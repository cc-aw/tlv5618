==> flow/design.v <==
module tlv5618_driver (
    input clk,
    input rst_n,
    input      [15:0] set_data,
    input             set_go,
    output reg        set_done,
    output reg DAC_cs_n,
    output reg DAC_sclk,
    output reg DAC_din
);
    parameter CLOCK_FREQ = 50_000_000;
    parameter SRCLK_FREQ = 12_500_000;
    parameter MCNT_DIV = CLOCK_FREQ / (SRCLK_FREQ * 2) - 1;
    reg [ 7:0] div_cnt;
    reg [ 5:0] seq_cnt;
    reg        en_div_cnt;
    reg        r_set_go;
    reg [15:0] r_set_data;
    always @(posedge clk or negedge rst_n) begin
        if (~rst_n) begin
            r_set_go <= 0;
        end
        else begin
            r_set_go <= set_go;
        end
    end
    always @(posedge clk or negedge rst_n) begin
        if (~rst_n) begin
            r_set_data <= 16'd0;
        end
        else if (set_go) begin
            r_set_data <= set_data;
        end
        else begin
            r_set_data <= r_set_data;
        end
    end
    always @(posedge clk or negedge rst_n) begin
        if (~rst_n) begin
            div_cnt <= 0;
        end
        else if (en_div_cnt) begin
            if (div_cnt == MCNT_DIV) begin
                div_cnt <= 0;
            end
            else begin
                div_cnt <= div_cnt + 1;
            end
        end
        else begin
            div_cnt <= 0;
        end
    end
    always @(posedge clk or negedge rst_n) begin
        if (~rst_n) begin
            seq_cnt <= 0;
        end
        else if (div_cnt == MCNT_DIV) begin
            if (seq_cnt == 33) begin
                seq_cnt <= 0;
            end
            else begin
                seq_cnt <= seq_cnt + 1;
            end
        end
        else begin
            seq_cnt <= seq_cnt;
        end
    end
    always @(posedge clk or negedge rst_n) begin
        if (~rst_n) begin
            en_div_cnt <= 0;
        end
        else if (set_go) begin
            en_div_cnt <= 1;
        end
        else if ((div_cnt == MCNT_DIV) && (seq_cnt == 33)) begin
            en_div_cnt <= 0;
        end
        else begin
            en_div_cnt <= en_div_cnt;
        end
    end
    always @(posedge clk or negedge rst_n) begin
        if (~rst_n) begin
            set_done <= 0;
        end
        else if ((div_cnt == MCNT_DIV) && (seq_cnt == 33)) begin
            set_done <= 1;
        end
        else begin
            set_done <= 0;
        end
    end
    always @(posedge clk or negedge rst_n) begin
        if (~rst_n) begin
            DAC_sclk <= 1;
            DAC_din  <= 0;
            DAC_cs_n <= 1;
        end
        else if (div_cnt == MCNT_DIV) begin
            case (seq_cnt)
                0: begin
                    DAC_cs_n <= 0;
                    DAC_sclk <= 1;
                    DAC_din  <= r_set_data[15];
                end
                1:  DAC_sclk <= 0;
                2: begin
                    DAC_sclk <= 1;
                    DAC_din  <= r_set_data[14];
                end
                3:  DAC_sclk <= 0;
                4: begin
                    DAC_sclk <= 1;
                    DAC_din  <= r_set_data[13];
                end
                5:  DAC_sclk <= 0;
                6: begin
                    DAC_sclk <= 1;
                    DAC_din  <= r_set_data[12];
                end
                7:  DAC_sclk <= 0;
                8: begin
                    DAC_sclk <= 1;
                    DAC_din  <= r_set_data[11];
                end
                9:  DAC_sclk <= 0;
                10: begin
                    DAC_sclk <= 1;
                    DAC_din  <= r_set_data[10];
                end
                11: DAC_sclk <= 0;
                12: begin
                    DAC_sclk <= 1;
                    DAC_din  <= r_set_data[9];
                end
                13: DAC_sclk <= 0;
                14: begin
                    DAC_sclk <= 1;
                    DAC_din  <= r_set_data[8];
                end
                15: DAC_sclk <= 0;
                16: begin
                    DAC_sclk <= 1;
                    DAC_din  <= r_set_data[7];
                end
                17: DAC_sclk <= 0;
                18: begin
                    DAC_sclk <= 1;
                    DAC_din  <= r_set_data[6];
                end
                19: DAC_sclk <= 0;
                20: begin
                    DAC_sclk <= 1;
                    DAC_din  <= r_set_data[5];
                end
                21: DAC_sclk <= 0;
                22: begin
                    DAC_sclk <= 1;
                    DAC_din  <= r_set_data[4];
                end
                23: DAC_sclk <= 0;
                24: begin
                    DAC_sclk <= 1;
                    DAC_din  <= r_set_data[3];
                end
                25: DAC_sclk <= 0;
                26: begin
                    DAC_sclk <= 1;
                    DAC_din  <= r_set_data[2];
                end
                27: DAC_sclk <= 0;
                28: begin
                    DAC_sclk <= 1;
                    DAC_din  <= r_set_data[1];
                end
                29: DAC_sclk <= 0;
                30: begin
                    DAC_sclk <= 1;
                    DAC_din  <= r_set_data[0];
                end
                31: DAC_sclk <= 0;
                32: begin
                    DAC_sclk <= 1;
                    DAC_din  <= 0;
                end
                33: begin
                    DAC_sclk <= 1;
                    DAC_cs_n <= 1;
                end
                default: begin
                    DAC_sclk <= DAC_sclk;
                    DAC_din  <= DAC_din;
                    DAC_cs_n <= DAC_cs_n;
                end
            endcase
        end
        else begin
            DAC_sclk <= DAC_sclk;
            DAC_din  <= DAC_din;
            DAC_cs_n <= DAC_cs_n;
        end
    end
endmodule
Tool chain data of tlv5618_driver
Tool output for the design above, in the order of the flow. Lines are those of the file above, counted from 1. The mark n/a stands for no value.

Design top: tlv5618_driver. Clock input: clk. Standard-cell library: sky130hd. Library corner: tt_025C_1v80.

Elaborated design
Yosys after proc, flatten, opt, wreduce and memory -nomap, before mapping. Memory bits, and registers merged into a memory's read port (data or address), are not among the register bits. Print and check cells are not counted. Equal cells are merged and count once.

The entry for flip-flop bits (word level) reads 35. The figure for output and inout port bits is 4. The entry for cells after elaboration reads 64. Under bits of input ports stands 19.

Under equality and inequality tests stands 34. For $add $sub $neg the number is 2. The entry for mux-type cells reads 9. Reductions and logical operators: 11.

Operators with widths (count): == test 6 x 5 -> 1 bit (second input constant) (16); == test 6 x 4 -> 1 bit (second input constant) (8); == test 6 x 3 -> 1 bit (second input constant) (4); OR reduction 18 bit (1); nonzero test 17 bit (1); case mux 1 bit (select 17 bit) (1); OR reduction 16 bit (1); 2-to-1 mux 8 bit (2); == test 6 x 2 -> 1 bit (second input constant) (2); == test 6 bit (second input constant) (2); adder 8 x 1 -> 8 bit (second input constant) (1); == test 8 x 1 -> 1 bit (second input constant) (1); AND reduction 2 bit (3); nonzero test 2 bit (3); adder 6 x 1 -> 6 bit (second input constant) (1); == test 6 x 1 -> 1 bit (second input constant) (1); logical NOT 6 bit (1); 2-to-1 mux 6 bit (1); case mux 1 bit (select 2 bit) (2); 2-to-1 mux 1 bit (3); logical AND 1 bit (1).

Longest topological paths
Longest topological path by Yosys (ltp), each cell counted once; first at word level (registers and memories cut), then after technology mapping (sequential cells cut; the memories' decode and read muxes count).

For word-level depth the number is 4. The entry for ABC_AREA reads 1. The entry for gate-level depth with buffers reads 12. For gate-level depth less buffers the number is 12.

Synthesis result
Yosys stat after the flow's synthesis: flattened, memories mapped to cells. It holds for the ABC_AREA given above (unset counts as 0); a run with the other value may have another netlist.

Cell types: sky130_fd_sc_hd__dfrtp_1 (count 33, area in all 825.792 µm²); sky130_fd_sc_hd__nand2_1 (count 74, area in all 277.766 µm²); sky130_fd_sc_hd__nor2_1 (count 28, area in all 105.101 µm²); sky130_fd_sc_hd__nand3_1 (count 20, area in all 100.096 µm²); sky130_fd_sc_hd__nand4_1 (count 15, area in all 93.84 µm²); sky130_fd_sc_hd__inv_1 (count 22, area in all 82.579 µm²); sky130_fd_sc_hd__ha_1 (count 6, area in all 75.072 µm²); sky130_fd_sc_hd__o21ai_0 (count 12, area in all 60.058 µm²); sky130_fd_sc_hd__dfstp_2 (count 2, area in all 52.55 µm²); sky130_fd_sc_hd__nand3_2 (count 5, area in all 50.048 µm²); sky130_fd_sc_hd__nor2_4 (count 4, area in all 45.043 µm²); sky130_fd_sc_hd__nor2_2 (count 5, area in all 31.28 µm²); sky130_fd_sc_hd__buf_4 (count 3, area in all 22.522 µm²); sky130_fd_sc_hd__nor3_1 (count 4, area in all 20.019 µm²); sky130_fd_sc_hd__xor2_1 (count 2, area in all 17.517 µm²); sky130_fd_sc_hd__a21oi_1 (count 3, area in all 15.014 µm²); sky130_fd_sc_hd__buf_6 (count 1, area in all 11.261 µm²); sky130_fd_sc_hd__clkbuf_1 (count 3, area in all 11.261 µm²).

Not listed: further types 10, cells in them 12.

For mapped flip-flops the number is 35. The entry for buffers reads 8. For sequential area the number is 878.3 µm². The figure for cells in the netlist is 254. Chip area (Yosys): 1969.4 µm².

Worst setup path after synthesis
OpenSTA on the mapped netlist: ideal clock, no wires. The path of least setup slack (recovery checks aside). Input and output delay are each 20% of the period. Register names are those of the netlist, which keeps one name where synthesis merged equal registers.

Path type: register to register. Start: reg seq_cnt[0]. End: reg DAC_din. Arrival: 1.464 ns. The entry for time at the first pin reads 0.000 ns. Under data required time stands 2.214 ns. The entry for library setup time reads 0.116 ns. For slack the number is 0.749 ns. For buffers on the path the number is 1. For clock period the number is 2.33 ns. The figure for delay of the path is 1.580 ns. The figure for driving pins on the path is 12. Synthesis period reached: 1.581 ns.

"delay of the path" is the arrival time less input delay plus setup time. "driving pins on the path": output pins that drive a net of the path, with the launching flip-flop's if there is one; two outputs of one cell count as two. "synthesis period reached" = period - worst setup slack (recovery checks aside). The figure is calculated, with input and output delays left at 20% of the set period. The rows between start and end are the longest chain of elaborated cells between them; the timing report does not say that the signal goes this way. Where chains are equally long, one stands for them. A line is the first line of the expression or statement that the cell stems from. Yosys adds cells for indexed reads and writes and turns some case tables into memories. A register here has more assigning lines than the two given.

Cells stage by stage: sky130_fd_sc_hd__dfrtp_1 sky130_fd_sc_hd__inv_1 sky130_fd_sc_hd__ha_1 sky130_fd_sc_hd__buf_4 sky130_fd_sc_hd__o21ai_0 sky130_fd_sc_hd__nor2_1 sky130_fd_sc_hd__nor2_2 sky130_fd_sc_hd__nand3_2 sky130_fd_sc_hd__nor2_1 sky130_fd_sc_hd__nor2_1 sky130_fd_sc_hd__nand2_1 sky130_fd_sc_hd__nand2_1. Under cells in the longest elaborated chain stands 3. The entry for elaborated cells between the ends (all ways) reads 20. The figure for RTL lines with such cells is 1. Classes of those cells: eq/ne (16); mux (1); reduce/logical (3).

RTL lines, path post-synthesis: from (decl) (line 15) `reg [ 5:0] seq_cnt;`; from (assign) (line 63) `seq_cnt <= seq_cnt + 1;`; from (assign) (line 67) `seq_cnt <= seq_cnt;`; == test 6 bit (line 102) `case (seq_cnt)`; nonzero test 17 bit; AND reduction 2 bit; to (assign) (line 106) `DAC_din  <= r_set_data[15];`; to (assign) (line 111) `DAC_din  <= r_set_data[14];`; to (decl) (line 9) `output reg DAC_din`.

Path in the finished layout
Path of least setup slack in the final report of flow run A (OpenROAD, finished layout, wires in). Where an end is a register, its clock arrival counts in the times.

Path type: register to register. Start: reg seq_cnt[1]. End: reg DAC_din. Under data required time stands 1.87 ns. The entry for library setup time reads 0.09 ns. The entry for time at the first pin reads 0.35 ns. Arrival: 1.85 ns. For clock period the number is 1.61 ns. The figure for driving pins on the path is 12. For buffers on the path the number is 1. For slack the number is 0.02 ns.

The rows between start and end are the longest chain of elaborated cells between them; the timing report does not say that the signal goes this way. Where chains are equally long, one stands for them. A register here has more assigning lines than the two given.

Cells stage by stage: sky130_fd_sc_hd__dfrtp_1 sky130_fd_sc_hd__inv_2 sky130_fd_sc_hd__ha_4 sky130_fd_sc_hd__buf_6 sky130_fd_sc_hd__nand3_4 sky130_fd_sc_hd__a21oi_2 sky130_fd_sc_hd__nor2_2 sky130_fd_sc_hd__nand3_2 sky130_fd_sc_hd__nor2_1 sky130_fd_sc_hd__nor2_1 sky130_fd_sc_hd__nand2_1 sky130_fd_sc_hd__nand2_1. Under cells in the longest elaborated chain stands 3. The entry for elaborated cells between the ends (all ways) reads 20. The figure for RTL lines with such cells is 1. Classes of those cells: eq/ne (16); mux (1); reduce/logical (3).

RTL lines, path after layout: from (decl) (line 15) `reg [ 5:0] seq_cnt;`; from (assign) (line 63) `seq_cnt <= seq_cnt + 1;`; from (assign) (line 67) `seq_cnt <= seq_cnt;`; == test 6 bit (line 102) `case (seq_cnt)`; nonzero test 17 bit; AND reduction 2 bit; to (assign) (line 106) `DAC_din  <= r_set_data[15];`; to (assign) (line 111) `DAC_din  <= r_set_data[14];`; to (decl) (line 9) `output reg DAC_din`.

Record of 2 stored runs of the RTL-to-layout flow on tlv5618_driver, platform sky130hd. The runs are unordered. Constraints: input delay and output delay 20% of the set period each, output load 0.01 pF. By "achieved clock period" is meant the clock period of the run minus its worst setup slack. This is arithmetic on one report: input and output delays are still those of the set period (20% each). "allowed time less slack (worst setup path)": the worst setup path's part of the clock period (all of it between registers, 20% less for each end at a port) less its slack. A launch clock that arrives late makes it longer, a capture clock that arrives late makes it shorter. "total power of the final layout" rests on the timing tool's default activity at the inputs, not on a simulated workload.

Files of flow run A:
==> flow/run.sh <==
#!/bin/bash
# the make line also repeats the synthesis and layout settings of config.mk as NAME=value (left out here)
make -C /OpenROAD-flow-scripts/flow DESIGN_CONFIG=/design/flow/config.mk WORK_HOME=/design/flow/orfs CLKGATE_MAP_FILE= finish
==> flow/config.mk <==
export PLATFORM = sky130hd
export DESIGN_NAME = tlv5618_driver
export DESIGN_NICKNAME = tlv5618_driver
export VERILOG_FILES = /design/flow/design.v
export SDC_FILE = /design/flow/constraint.sdc
export NUM_CORES = 4
export LEC_CHECK = 0
export ABC_AREA = 1
export CAP_MARGIN = 20
export CELL_PAD_IN_SITES_DETAIL_PLACEMENT = 0
export CORE_MARGIN = 2
export CORE_UTILIZATION = 65
export GPL_ROUTABILITY_DRIVEN = 0
export MAX_ROUTING_LAYER = met4
export PLACE_DENSITY = 0.62
export SLEW_MARGIN = 10
export TNS_END_PERCENT = 95
==> flow/constraint.sdc <==
create_clock -name core_clock -period 1.61 [get_ports {clk}]
set_input_delay 0.3220 -clock core_clock [delete_from_list [all_inputs] [get_ports {clk}]]
set_output_delay 0.3220 -clock core_clock [all_outputs]
set_load 0.01 [all_outputs]

Results of flow run A. The sum of negative setup slack stands at 0.000 ns. For the achieved clock period the run shows 1.590 ns. The allowed time less slack (worst setup path) reads 1.59 ns. Kind of the worst setup path: register to register. The total power of the final layout stands at 1.737 mW. For the overall die area the run shows 3486.3 µm². The standard-cell area of the final layout reads 2434.8 µm². The measured synthesized cell area is 1969.4 µm². For the lowest setup slack the run shows 0.020 ns. For the post-layout utilization the run shows 86.1%.

Files of flow run B:
==> flow/run.sh <==
#!/bin/bash
# the make line also repeats the synthesis and layout settings of config.mk as NAME=value (left out here)
make -C /OpenROAD-flow-scripts/flow DESIGN_CONFIG=/design/flow/config.mk WORK_HOME=/design/flow/orfs CLKGATE_MAP_FILE= finish
==> flow/config.mk <==
export PLATFORM = sky130hd
export DESIGN_NAME = tlv5618_driver
export DESIGN_NICKNAME = tlv5618_driver
export VERILOG_FILES = /design/flow/design.v
export SDC_FILE = /design/flow/constraint.sdc
export NUM_CORES = 4
export LEC_CHECK = 0
export CAP_MARGIN = 0
export CELL_PAD_IN_SITES_DETAIL_PLACEMENT = 2
export CORE_MARGIN = 5
export CORE_UTILIZATION = 68
export GPL_ROUTABILITY_DRIVEN = 1
export GPL_TIMING_DRIVEN = 0
export MAX_ROUTING_LAYER = met5
export PLACE_DENSITY_LB_ADDON = 0.14
export SETUP_SLACK_MARGIN = 0.37
export SLEW_MARGIN = 20
==> flow/constraint.sdc <==
create_clock -name core_clock -period 2.5 [get_ports {clk}]
set_input_delay 0.5000 -clock core_clock [delete_from_list [all_inputs] [get_ports {clk}]]
set_output_delay 0.5000 -clock core_clock [all_outputs]
set_load 0.01 [all_outputs]

Outcome of flow run B: incomplete, placement halted on DPL-0033.
